==> flow/design.v <==
`timescale 1ns / 1ps
module fifo_one_clk (rst,clk, write_data,write_req, read_data,read_data_valid, read_req, fifo_of, fifo_uf, fifo_empty, fifo_full);
parameter DATA = 8;
parameter ADDR = 10; 
     input  			rst,clk;
     input [7:0] 		write_data;
     input 				write_req, read_req;  
     output reg [7:0] 	read_data;
	 output reg			read_data_valid;
	 output reg 		fifo_of, fifo_uf;
	 output				fifo_empty, fifo_full;
   	reg [DATA-1:0] my_fifo [0:2**ADDR-1];
	reg  [ADDR-1:0] read_pointer, write_pointer;	
 assign	fifo_empty	= (read_pointer == write_pointer);
 wire	fifo_full2	= (read_pointer - write_pointer == 2'b1);
 wire	fifo_full3	= (read_pointer == write_pointer + 2'b1);
 wire [ADDR-1:0] diff = read_pointer - write_pointer;
 wire 		 fifo_full =   (diff == 1);
 wire	write_to_fifo = write_req & !fifo_full;
 wire	read_from_fifo = read_req & !fifo_empty;
   always @ (posedge clk or negedge rst)
    if (!rst)
  	 	write_pointer <= 0;
	 else if (write_to_fifo)
    	write_pointer <= write_pointer + 1;
always @ (posedge clk)
	if (write_to_fifo)
		my_fifo[write_pointer] <= write_data[7:0];
always @ (posedge clk or negedge rst) 
 	if (!rst)
  	 	fifo_of <= 0;
	 else
	   	fifo_of <= write_req & fifo_full;       		  
  always @ (posedge clk or negedge rst)
    if (!rst) 
		begin
		read_pointer 	<= 0;
 		read_data		<= 0;
		read_data_valid	<= 0;
		end
	else
	 if (read_from_fifo)
			begin
			read_data<= my_fifo[read_pointer];
			read_data_valid <= 1;
			read_pointer <=read_pointer +1;
			end
		else
			read_data_valid <= 0;
always @ (posedge clk or negedge rst) 
 	if (!rst)
  	 	fifo_uf <= 0;
	 else	  	
	 	fifo_uf <= read_req & fifo_empty; 
endmodule
`timescale 1ns / 1ps
module switch(rst,clk,write_data_0, write_data_1,dest_0,dest_1,write_req_0, write_req_1,  
data_ack_0, data_ack_1, read_data_0, read_data_1,read_data_valid_0, read_data_valid_1,source_add_0, source_add_1,
 configuration_address,configuration_data,configuration_data_valid);
parameter DATA_SWITCH  = 8;
parameter ADDR_SWITCH  = 4;
input  				rst,clk;			 
input 		[7:0] 	write_data_0, write_data_1;			 
input		[2:0]	dest_0, dest_1;  
input 				write_req_0, write_req_1; 
output				data_ack_0, data_ack_1;  
output  	[7:0] 	read_data_0, read_data_1;			 
output 				read_data_valid_0, read_data_valid_1;	 
output				source_add_0, source_add_1;
input	[3:0]		configuration_address;
input	[7:0]		configuration_data;
input				configuration_data_valid;
reg [7:0] map;
reg 	strict_rount, prioritized, write_req_0_s, write_req_1_s;
wire 	fifo_dest_0, fifo_dest_1;
reg		next_read_to_out_0, next_read_to_out_1;
wire 	fifo_of_0_0, fifo_of_0_1, fifo_of_1_0, fifo_of_1_1;
wire 	read_data_valid_0_0, read_data_valid_0_1, read_data_valid_1_0, read_data_valid_1_1;
wire 	[7:0] read_data_0_0, read_data_0_1, read_data_1_0, read_data_1_1;
reg		read_req_0_0, read_req_0_1, read_req_1_0, read_req_1_1;
wire 	fifo_empty_0_0, fifo_empty_0_1, fifo_empty_1_0, fifo_empty_1_1;
assign fifo_dest_0 = map[dest_0];
assign fifo_dest_1 = map[dest_1];
assign data_ack_0 = write_req_0_s & !(fifo_of_0_0 | fifo_of_0_1);
assign data_ack_1 = write_req_1_s & !(fifo_of_1_0 | fifo_of_1_1);
assign read_data_valid_0 = read_data_valid_0_0 | read_data_valid_1_0;
assign read_data_valid_1 = read_data_valid_0_1 | read_data_valid_1_1;
assign read_data_0 = read_data_valid_0_0 ? read_data_0_0 : read_data_1_0;
assign read_data_1 = read_data_valid_0_1 ? read_data_0_1 : read_data_1_1;
assign source_add_0 = (read_data_valid_0_0) ? 0 : 1;
assign source_add_1 = (read_data_valid_1_1) ? 1 : 0;
reg last_read_out_0, last_read_out_1;
always @ (posedge clk or negedge rst)
    if (!rst) 
		begin
		write_req_0_s <= 0;
		write_req_1_s <= 0;
		end
	else
		begin
		write_req_0_s <= write_req_0;
		write_req_1_s <= write_req_1;
		end
always @ (posedge clk or negedge rst)
    if (!rst) 
		begin
		map 			<= 8'b1111_0000;
		strict_rount 	<= 1;
		prioritized		<= 0;
		end
	else
		if (configuration_data_valid)
			case (configuration_address)
					0 : 	map <= configuration_data;
					1:		{strict_rount, prioritized} <= configuration_data[1:0];
			endcase
always @(*)
	begin
	next_read_to_out_0 = 0;  
	next_read_to_out_1 = 0;  
	if(strict_rount)
		begin
		next_read_to_out_0 = prioritized;
		next_read_to_out_1 = prioritized;
		end
	else
		begin
		next_read_to_out_0 = !last_read_out_0;
		next_read_to_out_1 = !last_read_out_1;
		end
	end
always @ (posedge clk or negedge rst)
    if (!rst) 
		begin
		last_read_out_0	<= 0; 
		last_read_out_1	<= 0;
		end
	else
		begin
		if(read_data_valid_0_0)
			last_read_out_0 <= 0;
		if(read_data_valid_1_0)
			last_read_out_0 <= 1;
		if(read_data_valid_0_1)
			last_read_out_1 <= 0;
		if(read_data_valid_1_1)
			last_read_out_1 <= 1;
		end
always @(*)
	begin
	read_req_0_0 = 0;
	read_req_1_0 = 0;
	case ({fifo_empty_0_0, fifo_empty_1_0})
		2'b11:
			begin
			read_req_0_0 = 0;
			read_req_1_0 = 0;
			end
		2'b10:
			begin
			read_req_0_0 = 0;
			read_req_1_0 = 1;
			end
		2'b01:
			begin
			read_req_0_0 = 1;
			read_req_1_0 = 0;
			end
		2'b00:
			begin
			read_req_0_0 = !next_read_to_out_0;
			read_req_1_0 = next_read_to_out_0;
			end
	default:
			begin
			read_req_0_0 = 0;
			read_req_1_0 = 0;
			end
	endcase
	end
always @(*)
	begin
	read_req_0_1 = 0;
	read_req_1_1 = 0;
	case ({fifo_empty_0_1, fifo_empty_1_1})
		2'b11:
			begin
			read_req_0_1 = 0;
			read_req_1_1 = 0;
			end
		2'b10:
			begin
			read_req_0_1 = 0;
			read_req_1_1 = 1;
			end
		2'b01:
			begin
			read_req_0_1 = 1;
			read_req_1_1 = 0;
			end
		2'b00:
			begin
			read_req_0_1 = !next_read_to_out_1;
			read_req_1_1 = next_read_to_out_1;
			end
	default:
			begin
			read_req_0_1 = 0;
			read_req_1_1 = 0;
			end
	endcase
	end		
fifo_one_clk FIFO_IN0_OUT0 (.rst			(rst),
							.clk			(clk), 
							.write_data		(write_data_0),
							.write_req		(write_req_0& !fifo_dest_0), 
							.read_data		(read_data_0_0),
							.read_data_valid(read_data_valid_0_0), 
							.read_req		(read_req_0_0), 
							.fifo_of		(fifo_of_0_0), 
							.fifo_uf		(), 
							.fifo_empty		(fifo_empty_0_0), 
							.fifo_full		());
defparam FIFO_IN0_OUT0.DATA=DATA_SWITCH,FIFO_IN0_OUT0.ADDR = ADDR_SWITCH; 
fifo_one_clk FIFO_IN0_OUT1 (.rst			(rst),
							.clk			(clk), 
							.write_data		(write_data_0),
							.write_req		(write_req_0& fifo_dest_0), 
							.read_data		(read_data_0_1),
							.read_data_valid(read_data_valid_0_1), 
							.read_req		(read_req_0_1), 
							.fifo_of		(fifo_of_0_1), 
							.fifo_uf		(), 
							.fifo_empty		(fifo_empty_0_1), 
							.fifo_full		());
defparam FIFO_IN0_OUT1.DATA=DATA_SWITCH,FIFO_IN0_OUT1.ADDR = ADDR_SWITCH; 
fifo_one_clk FIFO_IN1_OUT0 (.rst			(rst),
							.clk			(clk), 
							.write_data		(write_data_1),
							.write_req		(write_req_1 & !fifo_dest_1), 
							.read_data		(read_data_1_0),
							.read_data_valid(read_data_valid_1_0), 
							.read_req		(read_req_1_0), 
							.fifo_of		(fifo_of_1_0), 
							.fifo_uf		(), 
							.fifo_empty		(fifo_empty_1_0), 
							.fifo_full		());
defparam FIFO_IN1_OUT0.DATA=DATA_SWITCH,FIFO_IN1_OUT0.ADDR = ADDR_SWITCH; 
fifo_one_clk FIFO_IN1_OUT1 (.rst			(rst),
							.clk			(clk), 
							.write_data		(write_data_1),
							.write_req		(write_req_1 & fifo_dest_1), 
							.read_data		(read_data_1_1),  
							.read_data_valid(read_data_valid_1_1), 
							.read_req		(read_req_1_1), 
							.fifo_of		(fifo_of_1_1), 
							.fifo_uf		(), 
							.fifo_empty		(fifo_empty_1_1), 
							.fifo_full		());
defparam FIFO_IN1_OUT1.DATA=DATA_SWITCH,FIFO_IN1_OUT1.ADDR = ADDR_SWITCH; 
endmodule
[From RTL to reports: switch]
What the tools print for switch, step after step.
Line numbers count from 1 in the design file above.
Operators: Yosys type, input widths -> output width; for muxes data width and select width s.
The mark n/a stands for no value.
Design
  top module: switch
  clock: clk
  standard-cell library: sky130hd
  library corner: tt_025C_1v80

[Elaborated design]
Counts by Yosys on the flattened word-level netlist (proc, flatten, opt, wreduce; memories kept). Register bits leave out memories and registers merged into their read ports (data or address). Print and check cells are left out.
Memory sizes are those after Yosys's memory passes, which may raise the word count (mostly to a power of two), join words into wider ones and drop unused or constant bits.
Cells by class
  add/subtract/negate cells: 12
  eq/ne operators: 15
  shift-type cells: 2
  multiplexer cells: 30
  bitwise operators: 22
  reduce/logical cells: 31
Operators with widths (number)
  $mux 8: 6
  $add 4x1->4 const B: 8
  $logic_not 1->1: 20
  $eq 4x1->1 const B: 5
  $and 1x1->1: 18
  $sub 4x4->4: 4
  $eq 4x4->1: 4
  $shiftx 8x3->1: 2
  $mux 1: 16
  $mux 4: 4
  $pmux 1 s3: 4
  $eq 2x2->1 const B: 4
  $reduce_or 2->1: 4
  $or 1x1->1: 4
  $eq 2x1->1 const B: 2
  $logic_not 2->1: 2
  $reduce_and 2->1: 2
  $reduce_bool 2->1: 2
  $logic_not 4->1: 1
Bit counts
  bits in registers: 54
  memory bits (writable): 512
  word width x clocked read ports: 32
  memories kept: 4
  output and inout port bits: 22
  word-level cells: 139
Memory list
  FIFO_IN0_OUT0.my_fifo: words 16, width 8, read ports 1, wr ports 1, line 12  | reg [DATA-1:0] my_fifo [0:2**ADDR-1];
  FIFO_IN0_OUT1.my_fifo: words 16, width 8, read ports 1, wr ports 1, line 12
  FIFO_IN1_OUT0.my_fifo: words 16, width 8, read ports 1, wr ports 1, line 12
  FIFO_IN1_OUT1.my_fifo: words 16, width 8, read ports 1, wr ports 1, line 12

[Logic depth]
Depth = most cells in a row (Yosys ltp): at word level without a register or memory, in the mapped netlist without a sequential cell, where the memories' decode and read muxes count.
Logic depth
  word-level depth: 6
  ABC_AREA: 0
  gate-level depth with buffers: 13
  gate-level depth less buffers: 9

[Mapped cells and area]
The flow's flattened synthesis, as Yosys stat reports it; memories are mapped. The netlist is that of the ABC_AREA named above (0 if unset); the other value can give another one.
Cells by type (number)
  sky130_fd_sc_hd__edfxtp_1: 512
  sky130_fd_sc_hd__mux4_2: 102
  sky130_fd_sc_hd__dfrtp_1: 81
  sky130_fd_sc_hd__mux2_2: 61
  sky130_fd_sc_hd__mux4_1: 26
  sky130_fd_sc_hd__ha_1: 32
  sky130_fd_sc_hd__mux2i_1: 38
  sky130_fd_sc_hd__and3_1: 42
  sky130_fd_sc_hd__clkbuf_8: 18
  sky130_fd_sc_hd__a211oi_1: 25
  sky130_fd_sc_hd__nor2b_1: 28
  sky130_fd_sc_hd__a21oi_1: 33
  sky130_fd_sc_hd__xnor2_1: 17
  sky130_fd_sc_hd__buf_6: 13
  sky130_fd_sc_hd__dfstp_2: 5
  sky130_fd_sc_hd__xor2_1: 15
  sky130_fd_sc_hd__buf_12: 6
  sky130_fd_sc_hd__mux2_4: 8
Not listed: further types 40, cells in them 207.
Synthesis totals
  mapped cells: 1269
  synthesis area: 24861.3 µm²
  area of sequential cells: 17533.1 µm²
  mapped flip-flops: 598
  buffer cells: 63
The figures by module come from a second, unflattened synthesis with its own total; it is not the netlist above.
Unflattened totals
  cell total of the unflattened synthesis: 1438
  area total of the unflattened synthesis: 25261.7 µm²
Rows give one instance, submodules left out.
Modules
  fifo_one_clk: instances 4, cells 338, area 6065.8 µm², sequential area 4319.1 µm²
  switch: instances 1, cells 86, area 998.5 µm², sequential area 356.6 µm²

[Path before layout]
Path of least setup slack by OpenSTA after synthesis, without wires, with an ideal clock, recovery checks aside; 20% of the period is set as input and as output delay. Where synthesis merged equal registers, the netlist keeps one of their names.
Timing path after synthesis
  kind: register to register
  start: register FIFO_IN0_OUT1.read_pointer[0]
  end: memory FIFO_IN0_OUT1.my_fifo[4][0]
  period: 4.16 ns
  setup time: 0.398 ns
  time at the first pin: 0.000 ns
  data arrival time: 3.005 ns
  required time: 3.762 ns
  slack: 0.758 ns
  delay of the path: 3.403 ns
  driving pins on the path: 13
  path buffers: 3
  synthesis period reached: 3.402 ns
"delay of the path" is the arrival time less input delay plus setup time.
"driving pins on the path": output pins that drive a net of the path, with the launching flip-flop's if there is one; two outputs of one cell count as two.
"synthesis period reached" = period - worst setup slack (recovery checks aside). The figure is calculated, with input and output delays left at 20% of the set period.
The rows between start and end are the longest chain of elaborated cells between them; the timing report does not say that the signal goes this way. Where chains are equally long, one stands for them.
Each line given opens the expression or statement behind the cell; cells for indexed reads and writes are added by Yosys, which also makes memories of some case tables.
The path ends at the enable pin of a flip-flop; only ways to that pin are counted.
Between the ends, after synthesis
  path through: sky130_fd_sc_hd__dfrtp_1 -> sky130_fd_sc_hd__buf_6 -> sky130_fd_sc_hd__buf_12 -> sky130_fd_sc_hd__buf_12 -> sky130_fd_sc_hd__inv_1 -> sky130_fd_sc_hd__ha_1 -> sky130_fd_sc_hd__inv_1 -> sky130_fd_sc_hd__fa_1 -> sky130_fd_sc_hd__xor2_1 -> sky130_fd_sc_hd__or3_1 -> sky130_fd_sc_hd__a21oi_1 -> sky130_fd_sc_hd__or2_1 -> sky130_fd_sc_hd__nor4b_1
  length of the longest elaborated chain: 5
RTL lines, path after synthesis
  start: declaration: line 13  | reg [ADDR-1:0] read_pointer, write_pointer;
  start: assignment: line 37  | read_pointer <= 0;
  start: assignment: line 46  | read_pointer <=read_pointer +1;
  $sub 4x4->4: line 17  | wire [ADDR-1:0] diff = read_pointer - write_pointer;
  $eq 4x1->1: line 18  | wire fifo_full = (diff == 1);
  $logic_not 1->1: line 19  | wire write_to_fifo = write_req & !fifo_full;
  $and 1x1->1: line 19
  $mux 4: line 27  | if (write_to_fifo)
  end: declaration: line 12  | reg [DATA-1:0] my_fifo [0:2**ADDR-1];

[Timing after layout]
From the final timing report of run 1: the path of least setup slack in the routed layout; clock arrival at registers is part of the times.
Timing path post-layout
  kind: register to register
  start: register FIFO_IN0_OUT1.write_pointer[2]
  end: memory FIFO_IN0_OUT1.my_fifo[4][1]
  period: 5.18 ns
  setup time: 0.38 ns
  time at the first pin: 0.59 ns
  data arrival time: 3.73 ns
  required time: 5.39 ns
  slack: 1.66 ns
  driving pins on the path: 9
  path buffers: 1
The rows between start and end are the longest chain of elaborated cells between them; the timing report does not say that the signal goes this way. Where chains are equally long, one stands for them.
The path ends at the enable pin of a flip-flop; only ways to that pin are counted.
Between the ends, post-layout
  path through: sky130_fd_sc_hd__dfrtp_1 -> sky130_fd_sc_hd__buf_4 -> sky130_fd_sc_hd__clkinv_1 -> sky130_fd_sc_hd__ha_1 -> sky130_fd_sc_hd__a21oi_1 -> sky130_fd_sc_hd__a21o_1 -> sky130_fd_sc_hd__a21oi_1 -> sky130_fd_sc_hd__or2_1 -> sky130_fd_sc_hd__nor4b_2
  length of the longest elaborated chain: 5
RTL lines, path post-layout
  start: declaration: line 13  | reg [ADDR-1:0] read_pointer, write_pointer;
  start: assignment: line 23  | write_pointer <= 0;
  start: assignment: line 25  | write_pointer <= write_pointer + 1;
  $sub 4x4->4: line 17  | wire [ADDR-1:0] diff = read_pointer - write_pointer;
  $eq 4x1->1: line 18  | wire fifo_full = (diff == 1);
  $logic_not 1->1: line 19  | wire write_to_fifo = write_req & !fifo_full;
  $and 1x1->1: line 19
  $mux 4: line 27  | if (write_to_fifo)
  end: declaration: line 12  | reg [DATA-1:0] my_fifo [0:2**ADDR-1];

Measured results for switch: 2 stored runs of the Yosys and OpenROAD flow on sky130hd. The settings differ; the order carries no meaning. The constraints put input and output delay at 20% of the set period each and load the outputs with 0.01 pF.
"achieved clock period (ns)" is the run's clock period less its worst setup slack. It is reckoned from that one timing run; input and output delays stay at 20% of the period that was set.
"worst setup path time (ns)" means the part of the period allowed to the worst setup path (the constraints hold back 20% at inputs and 20% at outputs) less its slack; where the path has registers, the arrival times of their clocks count too.
"finish__power__total" is the tool's figure for a default switching activity; nothing was simulated.

Flow files of run 1
==> flow/run.sh <==
#!/bin/bash
# the make line also repeats the synthesis and layout settings of config.mk as NAME=value (left out here)
make -C /OpenROAD-flow-scripts/flow DESIGN_CONFIG=/design/flow/config.mk WORK_HOME=/design/flow/orfs CLKGATE_MAP_FILE= finish
==> flow/config.mk <==
export PLATFORM = sky130hd
export DESIGN_NAME = switch
export DESIGN_NICKNAME = switch
export VERILOG_FILES = /design/flow/design.v
export SDC_FILE = /design/flow/constraint.sdc
export NUM_CORES = 4
export LEC_CHECK = 0
export CAP_MARGIN = 20
export CELL_PAD_IN_SITES_GLOBAL_PLACEMENT = 2
export CORE_ASPECT_RATIO = 0.62
export CORE_MARGIN = 2
export CORE_UTILIZATION = 46
export SETUP_SLACK_MARGIN = -0.51
export SLEW_MARGIN = 0
==> flow/constraint.sdc <==
create_clock -name core_clock -period 5.18 [get_ports {clk}]
set_input_delay 1.0360 -clock core_clock [delete_from_list [all_inputs] [get_ports {clk}]]
set_output_delay 1.0360 -clock core_clock [all_outputs]
set_load 0.01 [all_outputs]

report of run 1
yosys chip area after synthesis (um^2): 24861.3
finish__design__die__area: 55976.2
finish__design__instance__area__stdcell: 27820.4
finish__design__instance__utilization: 0.5177
finish__timing__setup__ws: 1.656
finish__timing__setup__tns: 0.000
finish__timing__hold__ws: 0.389
finish__power__total: 1.544e-02
achieved clock period (ns): 3.524
worst setup path time (ns): 3.52
worst setup path kind: register to register

Flow files of run 2
==> flow/run.sh <==
#!/bin/bash
# the make line also repeats the synthesis and layout settings of config.mk as NAME=value (left out here)
make -C /OpenROAD-flow-scripts/flow DESIGN_CONFIG=/design/flow/config.mk WORK_HOME=/design/flow/orfs CLKGATE_MAP_FILE= finish
==> flow/config.mk <==
export PLATFORM = sky130hd
export DESIGN_NAME = switch
export DESIGN_NICKNAME = switch
export VERILOG_FILES = /design/flow/design.v
export SDC_FILE = /design/flow/constraint.sdc
export NUM_CORES = 4
export LEC_CHECK = 0
export ABC_AREA = 0
export CAP_MARGIN = 5
export CELL_PAD_IN_SITES_DETAIL_PLACEMENT = 1
export CELL_PAD_IN_SITES_GLOBAL_PLACEMENT = 0
export CORE_ASPECT_RATIO = 0.75
export CORE_MARGIN = 2
export CORE_UTILIZATION = 20
export CTS_CLUSTER_SIZE = 36
export GPL_TIMING_DRIVEN = 1
export MAX_ROUTING_LAYER = met5
export PLACE_DENSITY = 0.94
export SLEW_MARGIN = 25
==> flow/constraint.sdc <==
create_clock -name core_clock -period 4.8 [get_ports {clk}]
set_input_delay 0.9600 -clock core_clock [delete_from_list [all_inputs] [get_ports {clk}]]
set_output_delay 0.9600 -clock core_clock [all_outputs]
set_load 0.01 [all_outputs]

report of run 2
yosys chip area after synthesis (um^2): 24861.3
finish__design__die__area: 127172.0
finish__design__instance__area__stdcell: 29017.8
finish__design__instance__utilization: 0.2364
finish__timing__setup__ws: 0.998
finish__timing__setup__tns: 0.000
finish__timing__hold__ws: 0.453
finish__power__total: 1.770e-02
achieved clock period (ns): 3.802
worst setup path time (ns): 3.80
worst setup path kind: register to register
